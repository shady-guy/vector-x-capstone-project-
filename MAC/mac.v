==> flow/design.v <==
module mac(input clk, input r, input [7:0] a, input [7:0] b, output reg [15:0] acc, output reg of);
	wire [16:0] c=acc+a*b;  
  	always @(posedge clk or posedge r) begin
		if(r) begin  
        	acc<=0;
          	of<=0;
        end
		else if(c[16]) begin  
        	acc<=16'hFFFF;
          	of<=1;
        end
        else begin  
          	acc<=c[15:0];
          	of<=0;
        end
	end
endmodule
### Tool chain data of mac

The steps from the RTL of mac to its reports follow in flow order.
Line numbers count from 1 in the design file above.
Library cell names are shortened.
The mark n/a stands for no value.

* top module: mac
* clock: clk
* cell library: sky130hd
* corner: tt_025C_1v80

### Elaborated design

Yosys after proc, flatten, opt, wreduce and memory -nomap, before mapping. Enables and synchronous resets that opt folds into registers are not counted as muxes. Memory bits, and registers merged into a memory's read port (data or address), are not among the register bits. Print and check cells are not counted. Equal cells are merged and count once.

* latch bits: 0
* memory bits (read-only): 0
* clocked read ports x word width: 0
* word-level cells: 6
* register bits: 17
* bits of input ports: 18
* memory cells: 0
* bits in writable memories: 0

* divide/modulo/power cells: 0
* bitwise gates (word level): 0
* shifts and indexed selects: 0
* reduce/logical cells: 0
* mux-type cells: 2
* equal/unequal tests: 0
* multipliers: 1
* order comparisons: 0
* $add $sub $neg: 1

Operators by type and width (number)
* 8-bit by 8-bit multiplier with 16-bit output: 1
* 16-bit by 16-bit adder with 17-bit output: 1
* 16-bit 2-to-1 mux: 1
* 1-bit 2-to-1 mux: 1

### Longest topological paths

Yosys ltp: most cells in a row. Word level: on the elaborated netlist, between registers, memories and ports. Mapped: between sequential cells and ports; inverters and the memories' decode and read muxes count.

* depth in word-level cells: 3
* ABC_AREA: 0
* depth in mapped cells: 18
* gate-level depth less buffers: 17

### After synthesis

The flow's flattened synthesis, as Yosys stat reports it; memories are mapped. The netlist is that of the ABC_AREA named above (0 if unset); the other value can give another one.
Totals and module areas in this step are rounded.

* sequential part of the area: 425 µm²
* chip area (Yosys): 3150 µm²
* mapped flip-flops: 17
* cell count: 357

Cell types
* fa_1: number 51, area in all 1.02E+03 µm²
* ha_1: number 36, area in all 450.432 µm²
* dfrtp_1: number 17, area in all 425.408 µm²
* inv_1: number 103, area in all 386.621 µm²
* and2_1: number 36, area in all 225.216 µm²
* nand2_1: number 44, area in all 165.158 µm²
* a21oi_1: number 7, area in all 35.034 µm²
* xor2_1: number 4, area in all 35.034 µm²
* a31oi_1: number 4, area in all 25.024 µm²
* a21o_1: number 3, area in all 22.522 µm²
* nor2_1: number 6, area in all 22.522 µm²
* o21a_1: number 3, area in all 22.522 µm²
* or2b_1: number 3, area in all 22.522 µm²
* nor3_1: number 4, area in all 20.019 µm²
* o21ai_0: number 4, area in all 20.019 µm²
* a211o_1: number 2, area in all 17.517 µm²
* xnor2_1: number 2, area in all 17.517 µm²
* nand2b_1: number 2, area in all 12.512 µm²

Other cell types: 24; their cells: 26.

### Timing after synthesis

Path of least setup slack by OpenSTA after synthesis, without wires, with an ideal clock, recovery checks aside; 20% of the period is set as input and as output delay. Where synthesis merged equal registers, the netlist keeps one of their names.

* path type: input-to-reg
* start: input port b[1]
* end: register acc[15]
* buffers on the path: 2
* clock period: 4810 ps
* delay of the path: 4077 ps
* arrival time: 4944 ps
* library setup time: 95 ps
* setup slack: -229 ps
* stages on the path: 17
* synthesis period reached: 5039 ps

"delay of the path" is the arrival time less input delay plus setup time.
"stages on the path" counts driving pins, that of a launching flip-flop among them; a cell with two outputs on the path counts twice.
"synthesis period reached" is the clock period less the worst setup slack; recovery checks do not enter. This is arithmetic on one report: input and output delays are still those of the set period (20% each).
The rows between start and end are the longest chain of elaborated cells between them; the timing report does not say that the signal goes this way. Where chains are equally long, one stands for them.
Each line given opens the expression or statement behind the cell; cells for indexed reads and writes are added by Yosys, which also makes memories of some case tables.
At most two assigning lines are given for a register; there are more.

* cell sequence: clkbuf_1 -> nand2_1 -> fa_1 -> inv_1 -> fa_1 -> inv_1 -> fa_1 -> fa_1 -> inv_1 -> ha_1 -> and2_1 -> a221oi_1 -> a211o_1 -> a21oi_1 -> a211o_2 -> buf_6 -> o31ai_1
* length of the longest elaborated chain: 3
* elaborated cells on any way between the ends: 3
* source lines of those cells: 2

Ends and longest elaborated chain, after synthesis
* start, declared: line 1 `module mac(input clk, input r, input [7:0] a, input [7:0] b, output reg [15:0] acc, output reg of);`
* 8-bit by 8-bit multiplier with 16-bit output: line 2 `wire [16:0] c=acc+a*b;`
* 16-bit by 16-bit adder with 17-bit output: line 2
* 16-bit 2-to-1 mux: line 8 `else if(c[16]) begin`
* end, assigned: line 9 `acc<=16'hFFFF;`
* end, assigned: line 13 `acc<=c[15:0];`
* end, declared: line 1

### Path in the finished layout

Path of least setup slack in the final report of entry A (OpenROAD, finished layout, wires in). Where an end is a register, its clock arrival counts in the times.
The report prints the path's times to 10 ps; the period is as set.

* path type: input-to-reg
* start: input port b[7]
* end: register acc[1]
* library setup time: 110 ps
* stages on the path: 16
* clock period: 7150 ps
* arrival time: 6370 ps
* buffers on the path: 1
* setup slack: 920 ps

The rows between start and end are the longest chain of elaborated cells between them; the timing report does not say that the signal goes this way. Where chains are equally long, one stands for them.
At most two assigning lines are given for a register; there are more.

* cell sequence: clkdlybuf4s50_1 -> nand2_1 -> fa_1 -> fa_1 -> inv_1 -> fa_1 -> inv_1 -> fa_1 -> inv_1 -> ha_1 -> and2_1 -> a221oi_1 -> a211o_1 -> and2_4 -> a211o_2 -> or2b_1
* length of the longest elaborated chain: 3
* elaborated cells on any way between the ends: 3
* source lines of those cells: 2

Ends and longest elaborated chain, after layout
* start, declared: line 1 `module mac(input clk, input r, input [7:0] a, input [7:0] b, output reg [15:0] acc, output reg of);`
* 8-bit by 8-bit multiplier with 16-bit output: line 2 `wire [16:0] c=acc+a*b;`
* 16-bit by 16-bit adder with 17-bit output: line 2
* 16-bit 2-to-1 mux: line 8 `else if(c[16]) begin`
* end, assigned: line 9 `acc<=16'hFFFF;`
* end, assigned: line 13 `acc<=c[15:0];`
* end, declared: line 1

Hand-over note for mac

Module mac, platform sky130hd: 2 stored runs of the flow (Yosys, OpenROAD) with differing settings, in no particular order. Input and output delays are each 20% of the period that was set; the output load is 0.01 pF.
"period reached" is the run's clock period less its worst setup slack. It is reckoned from that one timing run; input and output delays stay at 20% of the period that was set.
"critical setup path time": the worst setup path's part of the clock period (all of it between registers, 20% less for each end at a port) less its slack. A launch clock that arrives late makes it longer, a capture clock that arrives late makes it shorter.
"critical setup path time" is known to 10 ps.
The results are shown rounded.

### Entry A

Settings: `period_ns=7.15`, `CORE_UTILIZATION=24`, `PLACE_DENSITY_LB_ADDON=0.27`, `CORE_MARGIN=9`, `CELL_PAD_IN_SITES_DETAIL_PLACEMENT=1`, `GPL_ROUTABILITY_DRIVEN=0`, `CTS_CLUSTER_DIAMETER=193`, `SLEW_MARGIN=30`, `CAP_MARGIN=20`

- Synthesized cell area: 3150 µm²
- Die size: 17600 µm²
- Total negative setup slack: 0 ps
- Lowest setup slack: 922 ps
- Period reached: 6228 ps
- Critical setup path time: 4800 ps
- Worst setup path type: input-to-reg
- Final worst hold slack: 604 ps
- Utilization of the finished layout: 29.6 %
- Standard-cell area of the final layout: 3760 µm²

### Entry B

Settings: `period_ns=5.61`, `CORE_UTILIZATION=52`, `CAP_MARGIN=20`, `CORE_MARGIN=2`, `SLEW_MARGIN=20`

- Synthesized cell area: 3150 µm²
- Die size: 6690 µm²
- Total negative setup slack: 0 ps
- Lowest setup slack: 188 ps
- Period reached: 5422 ps
- Critical setup path time: 4300 ps
- Worst setup path type: input-to-reg
- Final worst hold slack: 588 ps
- Utilization of the finished layout: 68.5 %
- Standard-cell area of the final layout: 4030 µm²

End of note.
